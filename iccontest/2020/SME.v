==> flow/design.v <==
module SME(clk,reset,chardata,isstring,ispattern,valid,match,match_index);
input clk;
input reset;
input [7:0] chardata;
input isstring;
input ispattern;
output match;
output [4:0] match_index;
output valid;
localparam INIT = 3'd0;
localparam READS = 3'd1;
localparam READP = 3'd2;
localparam MATCH = 3'd3;
localparam ENDMATCH = 3'd4;
localparam space = 8'h20;
localparam first = 8'h5E;
localparam last = 8'h24;
localparam dot = 8'h2E;
localparam star = 8'h2A;
reg [2:0]   state_r, state_w;            
reg [6:0]   strCnt_r, strCnt_w;          
reg [3:0]   patCnt_r, patCnt_w;          
reg [6:0]   matchCnt_r, matchCnt_w;      
reg [3:0]   matchCnt2_r, matchCnt2_w;    
reg [6:0]   starCnt_r, starCnt_w;
reg         continueFlag_w, continueFlag_r;   
reg         valid_r, valid_w;              
reg [7:0]   string_r [31:0];
reg [7:0]   string_w [31:0];
reg [7:0]   pattern_r[ 7:0]; 
reg [7:0]   pattern_w[ 7:0];
reg [7:0]   patMatch_w, patMatch_r;
reg [7:0]   strMatch_w, strMatch_r;
reg         match_w, match_r;
reg [4:0]   matchIdx_w, matchIdx_r;
reg [3:0]   tmp_w, tmp_r; 
reg         first_flag_w, first_flag_r;
reg         skipFlag_w, skipFlag_r;
assign valid = valid_r;
assign match_index = matchIdx_r;
assign match = match_r;
always@(*) begin
    state_w = state_r;
    case(state_r)
        INIT: begin
            if(isstring == 1'b1) begin
                state_w = READS;
            end
        end 
        READS: begin
            if(isstring == 1'b0) begin
                state_w = READP;
            end
            else begin
                state_w = state_r;
            end
        end
        READP: begin
            if(ispattern == 1'b0) begin
                state_w = MATCH;
            end
        end
        MATCH: begin
            if(valid_w) begin
                state_w = ENDMATCH;
            end
        end
        ENDMATCH: begin
            if(isstring == 1'b1) begin
                state_w = READS;
            end
            else if(ispattern == 1'b1) begin
                state_w = READP;
            end
        end
        default: state_w = state_r;
    endcase
end
always @(*) begin
    patCnt_w = patCnt_r;
    strCnt_w = strCnt_r;
    if (state_r == READS) begin
        strCnt_w = strCnt_r + 1;
    end
    else if(state_r == READP) begin
        patCnt_w = patCnt_r + 1;
    end
    else if (state_r == ENDMATCH) begin
        patCnt_w = 0;
        if(isstring) begin
            strCnt_w = 0;
        end
        else begin
            strCnt_w = strCnt_r;
        end
    end
end
integer  i;
always @(*) begin
    for ( i=0 ; i<32 ; i=i+1 ) begin
        string_w[i] = string_r[i];
    end
    if(isstring) begin
        string_w[strCnt_w] = chardata;
    end
end
always @(*) begin
    for ( i=0 ; i<8 ; i=i+1 ) begin
        pattern_w[i] = pattern_r[i];
    end
    if(ispattern) begin
        pattern_w[patCnt_w] = chardata;
    end
end
always @(*) begin
    case(matchCnt_w + matchCnt2_w + starCnt_w - continueFlag_w - skipFlag_w)
        6'd0:   strMatch_w = string_r[0]; 
        6'd1:   strMatch_w = string_r[1];
        6'd2:   strMatch_w = string_r[2]; 
        6'd3:   strMatch_w = string_r[3];
        6'd4:   strMatch_w = string_r[4]; 
        6'd5:   strMatch_w = string_r[5];
        6'd6:   strMatch_w = string_r[6]; 
        6'd7:   strMatch_w = string_r[7];
        6'd8:   strMatch_w = string_r[8]; 
        6'd9:   strMatch_w = string_r[9];
        6'd10:   strMatch_w = string_r[10]; 
        6'd11:   strMatch_w = string_r[11];
        6'd12:   strMatch_w = string_r[12]; 
        6'd13:   strMatch_w = string_r[13];
        6'd14:   strMatch_w = string_r[14]; 
        6'd15:   strMatch_w = string_r[15];
        6'd16:   strMatch_w = string_r[16]; 
        6'd17:   strMatch_w = string_r[17];
        6'd18:   strMatch_w = string_r[18]; 
        6'd19:   strMatch_w = string_r[19];
        6'd20:   strMatch_w = string_r[20]; 
        6'd21:   strMatch_w = string_r[21];
        6'd22:   strMatch_w = string_r[22]; 
        6'd23:   strMatch_w = string_r[23];
        6'd24:   strMatch_w = string_r[24]; 
        6'd25:   strMatch_w = string_r[25];
        6'd26:   strMatch_w = string_r[26]; 
        6'd27:   strMatch_w = string_r[27];
        6'd28:   strMatch_w = string_r[28]; 
        6'd29:   strMatch_w = string_r[29];
        6'd30:   strMatch_w = string_r[30]; 
        6'd31:   strMatch_w = string_r[31];
        default: strMatch_w = strMatch_r;
    endcase
end
always @(*) begin
    case(matchCnt2_w)
    3'd0: patMatch_w = pattern_r[0];
    3'd1: patMatch_w = pattern_r[1];
    3'd2: patMatch_w = pattern_r[2];
    3'd3: patMatch_w = pattern_r[3];
    3'd4: patMatch_w = pattern_r[4];
    3'd5: patMatch_w = pattern_r[5]; 
    3'd6: patMatch_w = pattern_r[6];
    3'd7: patMatch_w = pattern_r[7];
    default: patMatch_w = patMatch_r;
    endcase
end
always @(*) begin
    match_w = 0;
    valid_w = 0;
    matchIdx_w = 0;
    matchCnt_w = matchCnt_r;
    matchCnt2_w = matchCnt2_r;
    continueFlag_w = continueFlag_r;
    starCnt_w = starCnt_r;
    tmp_w = tmp_r;
    first_flag_w = first_flag_r;
    skipFlag_w = skipFlag_r;
    if (state_r == MATCH) begin
        if(matchCnt_r + patCnt_r - 2 <= strCnt_r) begin  
            if(matchCnt2_r >= patCnt_r - 1) begin  
                match_w = 1'b1;
                valid_w = 1'b1;
                matchIdx_w = first_flag_r ? (matchCnt_r + 1): matchCnt_r;
                matchCnt_w = 0;
                matchCnt2_w = 0;
                starCnt_w = 0;
                continueFlag_w = 0;
                first_flag_w = 0;
                tmp_w = 0;
                skipFlag_w = 0;
            end
            else if(patMatch_r == first) begin
                if (strMatch_r == space) begin
                    first_flag_w = 1;
                    matchCnt2_w = matchCnt2_r + 1;
                    skipFlag_w = 0;
                end
                else if (matchCnt_r == 0) begin
                    skipFlag_w = 1;
                    matchCnt2_w = matchCnt2_r + 1;
                end
                else if (strMatch_r == patMatch_r ) begin
                    matchCnt2_w = matchCnt2_r + 1;
                end
                else begin
                    matchCnt2_w = 0;
                    matchCnt_w = matchCnt_r + 1;
                    skipFlag_w = 0;
                end
            end
            else if(patMatch_r == last) begin
                if (strMatch_r == space || (matchCnt_r + matchCnt2_r + starCnt_r >= strCnt_r - 1 )) begin
                    matchCnt2_w = matchCnt2_r + 1;
                end
                else if (strMatch_r == patMatch_r ) begin
                    matchCnt2_w = matchCnt2_r + 1;
                end
                else begin
                    matchCnt2_w = (continueFlag_r) ? tmp_r :0;
                    matchCnt_w = (continueFlag_r) ? matchCnt_r : matchCnt_r + 1;
                    starCnt_w = (continueFlag_r)? (starCnt_r + 1): starCnt_r;
                    skipFlag_w = 0;
                end
            end
            else if(patMatch_r == star) begin
                continueFlag_w = 1'b1;
                tmp_w = matchCnt2_r + 1;
                matchCnt2_w = matchCnt2_r + 1;
                matchCnt_w = matchCnt_r;
            end
            else if(patMatch_r == dot) begin
                matchCnt2_w = matchCnt2_r + 1;
                matchCnt_w = matchCnt_r;
            end
            else begin
                if (continueFlag_r == 1'b1) begin
                    if (strMatch_r == patMatch_r) begin
                        matchCnt2_w = matchCnt2_r + 1;
                        matchCnt_w = matchCnt_r;
                    end
                    else if ( starCnt_r + tmp_r + matchCnt_r - 1 >= strCnt_r) begin  
                        if(matchCnt2_r >= patCnt_r - 1) begin  
                            match_w = 1'b1;
                            valid_w = 1'b1;
                            matchIdx_w = matchCnt_r;
                            matchCnt_w = 0;
                            matchCnt2_w = 0;
                            starCnt_w = 0;
                            continueFlag_w = 0;
                            starCnt_w = 0;
                            first_flag_w = 0;
                            tmp_w = 0;
                            skipFlag_w = 0;
                        end
                        else begin
                            match_w = 1'b0;
                            valid_w = 1'b1;
                            matchIdx_w = 0;
                            matchCnt_w = 0;
                            matchCnt2_w = 0;
                            starCnt_w = 0;
                            continueFlag_w = 0;
                            starCnt_w = 0;
                            first_flag_w = 0; 
                            tmp_w = 0;
                            skipFlag_w = 0;
                        end
                    end
                    else begin
                        matchCnt2_w = tmp_r;
                        starCnt_w = starCnt_r + 1;
                    end
                end
                else begin
                    if (strMatch_r == patMatch_r) begin  
                        matchCnt2_w = matchCnt2_r + 1;
                        matchCnt_w = matchCnt_r;
                    end
                    else begin
                        matchCnt2_w = 0;
                        matchCnt_w = matchCnt_r + 1;  
                        skipFlag_w = 0;
                    end 
                end
            end
        end
        else begin  
            match_w = 1'b0;
            valid_w = 1'b1;
            matchIdx_w = 0;
            matchCnt_w = 0;
            matchCnt2_w = 0;
            starCnt_w = 0;
            continueFlag_w = 0;
            first_flag_w = 0;
            tmp_w = 0;
            skipFlag_w = 0;
        end
    end
end
always @(posedge clk) begin
    if (reset) begin
        state_r <= 0;
        valid_r <= 0;
        strCnt_r <= 0;
        patCnt_r <= 0;
        strMatch_r <= 0;
        patMatch_r <= 0;
        for (i = 0; i<32; i=i+1) begin
            string_r[i] <= 8'b0;
        end
        for (i = 0; i<8; i=i+1) begin
            pattern_r[i] <= 8'b0;
        end
        matchIdx_r <= 0;
        matchCnt_r <= 0;
        matchCnt2_r <= 0;
        starCnt_r <= 0;
        continueFlag_r <= 0;
        tmp_r <= 0;
        match_r <= 0;
        first_flag_r <= 0;
        skipFlag_r <= 0;
    end 
    else begin
        state_r <= state_w;
        valid_r <= valid_w;
        strCnt_r <= strCnt_w;
        patCnt_r <= patCnt_w;
        strMatch_r <= strMatch_w;
        patMatch_r <= patMatch_w;
        for (i = 0; i<32; i=i+1) begin
            string_r[i] <= string_w[i];
        end
        for (i = 0; i<8; i=i+1) begin
            pattern_r[i] <= pattern_w[i];
        end
        matchIdx_r <= matchIdx_w;
        matchCnt_r <= matchCnt_w;
        matchCnt2_r <= matchCnt2_w;
        starCnt_r <= starCnt_w;
        continueFlag_r <= continueFlag_w;
        tmp_r <= tmp_w;
        match_r <= match_w;
        first_flag_r <= first_flag_w;
        skipFlag_r <= skipFlag_w;
    end
end
endmodule
# Step by step through the tools: SME
# What the tools print for SME, step after step.
# Line numbers count from 1 in the design file above.
# Operators: Yosys type, input widths -> output width; for muxes data width and select width s.
# Library cell names are shortened.
# Not given: n/a
[design]
design = "SME"
clk_port = "clk"
cell_library = "sky130hd"
pvt_corner = "tt_025C_1v80"

# Word level
# Source: Yosys, flattened and elaborated. Widths are those after wreduce. Registers that Yosys merges into a memory's read port (data or address) are not register bits. Print and check cells do not count. Equal cells are merged and count once.
[word_totals]
ff_bits = 382
wordCells = 482
in_bits = 12
[op_classes]
n_cmp = 4
mux = 155
n_reduce_logical = 100
n_addsub = 18
n_logic = 44
equal = 104
[ops]
columns = ["operator", "n"]
rows = [
  ["$reduce_or 31->1", 32],
  ["$mux 8", 40],
  ["$pmux 8 s32", 1],
  ["$mux 7", 33],
  ["$eq 7x5->1 const B", 16],
  ["$mux 4", 26],
  ["$reduce_and 2->1", 41],
  ["$eq 5x5->1 const B", 16],
  ["$pmux 8 s8", 1],
  ["$eq 7x4->1 const B", 8],
  ["$reduce_or 7->1", 8],
  ["$mux 1", 45],
  ["$not 1->1", 44],
  ["$eq 5x4->1 const B", 8],
  ["$ge 32x7->1", 1],
  ["$le 32x7->1", 1],
  ["$reduce_bool 32->1", 1],
  ["$ge 4x32->1", 1],
  ["$eq 8x6->1 const B", 4],
  ["$ge 9x32->1", 1],
  ["$eq 7x3->1 const B", 4],
  ["$add 7x4->8", 3],
  ["$add 7x1->7 const B", 3],
  ["$mux 3", 7],
  ["$ne 4x4->1 const B", 5],
  ["$eq 5x3->1 const B", 4],
  ["$add 8x7->9", 2],
  ["$eq 4x3->1 const B", 4],
]
# Not listed: further kinds 39, cells in them 65.

# Longest topological paths
# Yosys ltp: most cells in a row. Word level: on the elaborated netlist, between registers, memories and ports. Mapped: between sequential cells and ports; inverters and the memories' decode and read muxes count.
[logic_depth]
depth_word = 20
ABC_AREA = 0
mapped_depth = 39
mapped_depth_nobuf = 36

# After synthesis
# Source: synth_stat.txt of the flow (Yosys; design flattened, memories mapped). It holds for the ABC_AREA given above (unset counts as 0); a run with the other value may have another netlist.
[by_type]
columns = ["cell", "n"]
rows = [
  ["dfxtp_1", 384],
  ["mux2i_1", 347],
  ["nor2_1", 440],
  ["ha_1", 87],
  ["clkbuf_1", 134],
  ["nand2_1", 122],
  ["o21ai_0", 89],
  ["a21oi_1", 87],
  ["a22oi_1", 49],
  ["inv_1", 97],
  ["fa_1", 17],
  ["xnor2_1", 37],
  ["nand3_1", 54],
  ["nor3_1", 44],
  ["a221oi_1", 21],
  ["a211oi_1", 23],
  ["mux4_2", 7],
  ["o21a_1", 17],
]
# Not listed: further types 80, cells in them 327.
[synth_totals]
seq_area_um2 = 7687.4
mapped_cells = 2383
flip_flops = 384
yosys_area_um2 = 20970.1
n_buf = 153

# Worst setup path after synthesis
# OpenSTA on the mapped netlist: ideal clock, no wires. The path of least setup slack (recovery checks aside). Input and output delay are each 20% of the period. Register names are those of the netlist, which keeps one name where synthesis merged equal registers.
[synth_timing]
kind = "reg2reg"
start = "reg matchCnt_r[2]"
end = "reg strMatch_r[6]"
required_time_ps = 8728
setup_time_ps = 72
slack_ps = 17
path_delay_ps = 8783
arrival_time_ps = 8711
tclk_ps = 8800
n_path_buf = 4
path_stages = 37
period_less_setup_slack_ps = 8783
# "path_delay_ps" = arrival - input delay + setup time.
# "path_stages": output pins that drive a net of the path, with the launching flip-flop's if there is one; two outputs of one cell count as two.
# "period_less_setup_slack_ps" = period - worst setup slack (recovery checks aside). The figure is calculated, with input and output delays left at 20% of the set period.
# Between the ends stands the longest chain of elaborated cells between them, by number of cells; it is not shown to be the way that was timed. Of several equally long chains one is given.
# Each line given opens the expression or statement behind the cell; cells for indexed reads and writes are added by Yosys, which also makes memories of some case tables.
[synth_between]
path_cell_list = "dfxtp_1 -> clkbuf_1 -> inv_1 -> ha_1 -> fa_1 -> inv_1 -> ha_1 -> a211o_1 -> a21oi_1 -> o21bai_1 -> xor2_1 -> ha_1 -> o2111a_1 -> a221oi_1 -> nand4_1 -> clkbuf_1 -> a211oi_1 -> a21oi_1 -> o22ai_1 -> a21oi_1 -> fa_1 -> fa_1 -> fa_1 -> inv_1 -> ha_1 -> fa_1 -> a21o_1 -> a21oi_1 -> xnor2_1 -> clkbuf_1 -> nor3_1 -> clkbuf_1 -> a21oi_1 -> o21ai_0 -> o21ai_0 -> a311o_1 -> mux2i_1"
elab_chain_len = 19
cone_cells = 113
cone_classes = "add/sub (11); compare (3); eq/ne (31); mux (64); reduce/logical (4)"
[synth_lines]
columns = ["item", "line_no", "rtl"]
rows = [
  ["start: declaration", 23, "reg [6:0]   matchCnt_r, matchCnt_w;"],
  ["start: assignment", 314, "matchCnt_r <= 0;"],
  ["start: assignment", 337, "matchCnt_r <= matchCnt_w;"],
  ["$add 8x7->9", 239, "else if ( starCnt_r + tmp_r + matchCnt_r - 1 >= strCnt_r) begin"],
  ["$sub 9x1->10", 239, ""],
  ["$ge 32x7->1", 239, ""],
  ["$mux 7", 239, ""],
  ["$mux 7", 235, "if (strMatch_r == patMatch_r) begin"],
  ["$mux 7", 234, "if (continueFlag_r == 1'b1) begin"],
  ["$mux 7", 229, "else if(patMatch_r == dot) begin"],
  ["[... 4 more ...]", "n/a", ""],
  ["$mux 7", 177, "if(matchCnt_r + patCnt_r - 2 <= strCnt_r) begin"],
  ["$mux 7", 176, "if (state_r == MATCH) begin"],
  ["$add 7x4->7", 116, "case(matchCnt_w + matchCnt2_w + starCnt_w - continueFlag_w - skipFlag_w)"],
  ["$add 7x7->7", 116, ""],
  ["$sub 7x1->7 x2", 116, ""],
  ["$eq 7x5->1", 116, ""],
  ["$pmux 8 s32", 116, ""],
  ["end: assignment", 305, "strMatch_r <= 0;"],
  ["end: assignment", 328, "strMatch_r <= strMatch_w;"],
  ["end: declaration", 33, "reg [7:0]   strMatch_w, strMatch_r;"],
]

# Timing after layout
# From the final timing report of flow run 1: the path of least setup slack in the routed layout; clock arrival at registers is part of the times.
# The report prints the path's times to 10 ps; the period is as set.
[layout_timing]
kind = "reg2reg"
start = "reg matchCnt_r[3]"
end = "reg strMatch_r[4]"
tclk_ps = 15800
path_stages = 33
setup_time_ps = 50
arrival_time_ps = 11240
slack_ps = 5090
n_path_buf = 1
required_time_ps = 16330
[layout_between]
path_cell_list = "dfxtp_1 -> inv_1 -> ha_1 -> fa_1 -> inv_1 -> ha_1 -> o21a_1 -> a21oi_1 -> o21bai_1 -> xor2_1 -> ha_1 -> o2111a_1 -> a221oi_1 -> nand4_1 -> buf_4 -> o21ai_0 -> a21oi_1 -> o22ai_1 -> fa_1 -> fa_1 -> fa_1 -> inv_1 -> ha_2 -> fa_1 -> a21o_1 -> a21oi_1 -> xor2_1 -> nand2_1 -> nor3_1 -> o2bb2ai_1 -> nor4_1 -> a21oi_1 -> mux2_2"
cone_cells = 113
cone_classes = "add/sub (11); compare (3); eq/ne (31); mux (64); reduce/logical (4)"
[layout_lines]
columns = ["item", "line_no", "rtl"]
rows = [
  ["start: declaration", 23, "reg [6:0]   matchCnt_r, matchCnt_w;"],
  ["start: assignment", 314, "matchCnt_r <= 0;"],
  ["start: assignment", 337, "matchCnt_r <= matchCnt_w;"],
  ["end: assignment", 305, "strMatch_r <= 0;"],
  ["end: assignment", 328, "strMatch_r <= strMatch_w;"],
  ["end: declaration", 33, "reg [7:0]   strMatch_w, strMatch_r;"],
]
# No chain of elaborated cells between the ends is given.

## Implementation results

Top module SME; platform sky130hd; tools Yosys and OpenROAD; 2 stored runs in no particular order. Input and output delays are each 20% of the period that was set; the output load is 0.01 pF.
"achievedPeriod_ps": clock period set for the run, less the worst setup slack. It is reckoned from that one timing run; input and output delays stay at 20% of the period that was set.
"worst_setup_path_time_ps" = time allowed to the worst setup path (clock period - input delay - output delay, where it has them) - its slack; a late launch clock adds to it, a late capture clock takes from it.
"final_power_mw": no workload was simulated; the value follows from the tool's default switching activity.
"worst_setup_path_time_ps" is known to 10 ps.

# flow run 1
==> flow/run.sh <==
#!/bin/bash
# the make line also repeats the synthesis and layout settings of config.mk as NAME=value (left out here)
make -C /OpenROAD-flow-scripts/flow DESIGN_CONFIG=/design/flow/config.mk WORK_HOME=/design/flow/orfs CLKGATE_MAP_FILE= finish
==> flow/config.mk <==
export PLATFORM = sky130hd
export DESIGN_NAME = SME
export DESIGN_NICKNAME = SME
export VERILOG_FILES = /design/flow/design.v
export SDC_FILE = /design/flow/constraint.sdc
export NUM_CORES = 4
export LEC_CHECK = 0
export ABC_AREA = 0
export CAP_MARGIN = 30
export CORE_ASPECT_RATIO = 1.77
export CORE_MARGIN = 2
export CORE_UTILIZATION = 21
export CTS_CLUSTER_DIAMETER = 220
export PLACE_DENSITY_LB_ADDON = 0.08
export SETUP_SLACK_MARGIN = 2.59
export SLEW_MARGIN = 5
export TNS_END_PERCENT = 70
==> flow/constraint.sdc <==
create_clock -name core_clock -period 15.8 [get_ports {clk}]
set_input_delay 3.1600 -clock core_clock [delete_from_list [all_inputs] [get_ports {clk}]]
set_output_delay 3.1600 -clock core_clock [all_outputs]
set_load 0.01 [all_outputs]

==> flow run 1: results <==
timing.hold.ws_ps=460
worstSetupSlack_ps=5090
final_power_mw=2.207
fin_tns_ps=0
design.die.area_um2=102505.0
utilization_pct=24.6
achievedPeriod_ps=10710
worst_setup_path_time_ps=10710
critical_path_kind="reg2reg"
yosys_chip_area_um2=20970.1
post_route_stdcell_area_um2=24378.4

# flow run 2
==> flow/run.sh <==
#!/bin/bash
# the make line also repeats the synthesis and layout settings of config.mk as NAME=value (left out here)
make -C /OpenROAD-flow-scripts/flow DESIGN_CONFIG=/design/flow/config.mk WORK_HOME=/design/flow/orfs CLKGATE_MAP_FILE= finish
==> flow/config.mk <==
export PLATFORM = sky130hd
export DESIGN_NAME = SME
export DESIGN_NICKNAME = SME
export VERILOG_FILES = /design/flow/design.v
export SDC_FILE = /design/flow/constraint.sdc
export NUM_CORES = 4
export LEC_CHECK = 0
export CAP_MARGIN = 20
export CORE_MARGIN = 2
export CORE_UTILIZATION = 40
export SETUP_SLACK_MARGIN = 2.74
export SLEW_MARGIN = 20
==> flow/constraint.sdc <==
create_clock -name core_clock -period 10.7 [get_ports {clk}]
set_input_delay 2.1400 -clock core_clock [delete_from_list [all_inputs] [get_ports {clk}]]
set_output_delay 2.1400 -clock core_clock [all_outputs]
set_load 0.01 [all_outputs]

==> flow run 2: results <==
worstSetupSlack_ps=2401
design.die.area_um2=54272.7
fin_tns_ps=0
worst_setup_path_time_ps=8300
critical_path_kind="reg2reg"
timing.hold.ws_ps=481
achievedPeriod_ps=8299
post_route_stdcell_area_um2=24851.3
final_power_mw=3.186
utilization_pct=48.1
yosys_chip_area_um2=20970.1
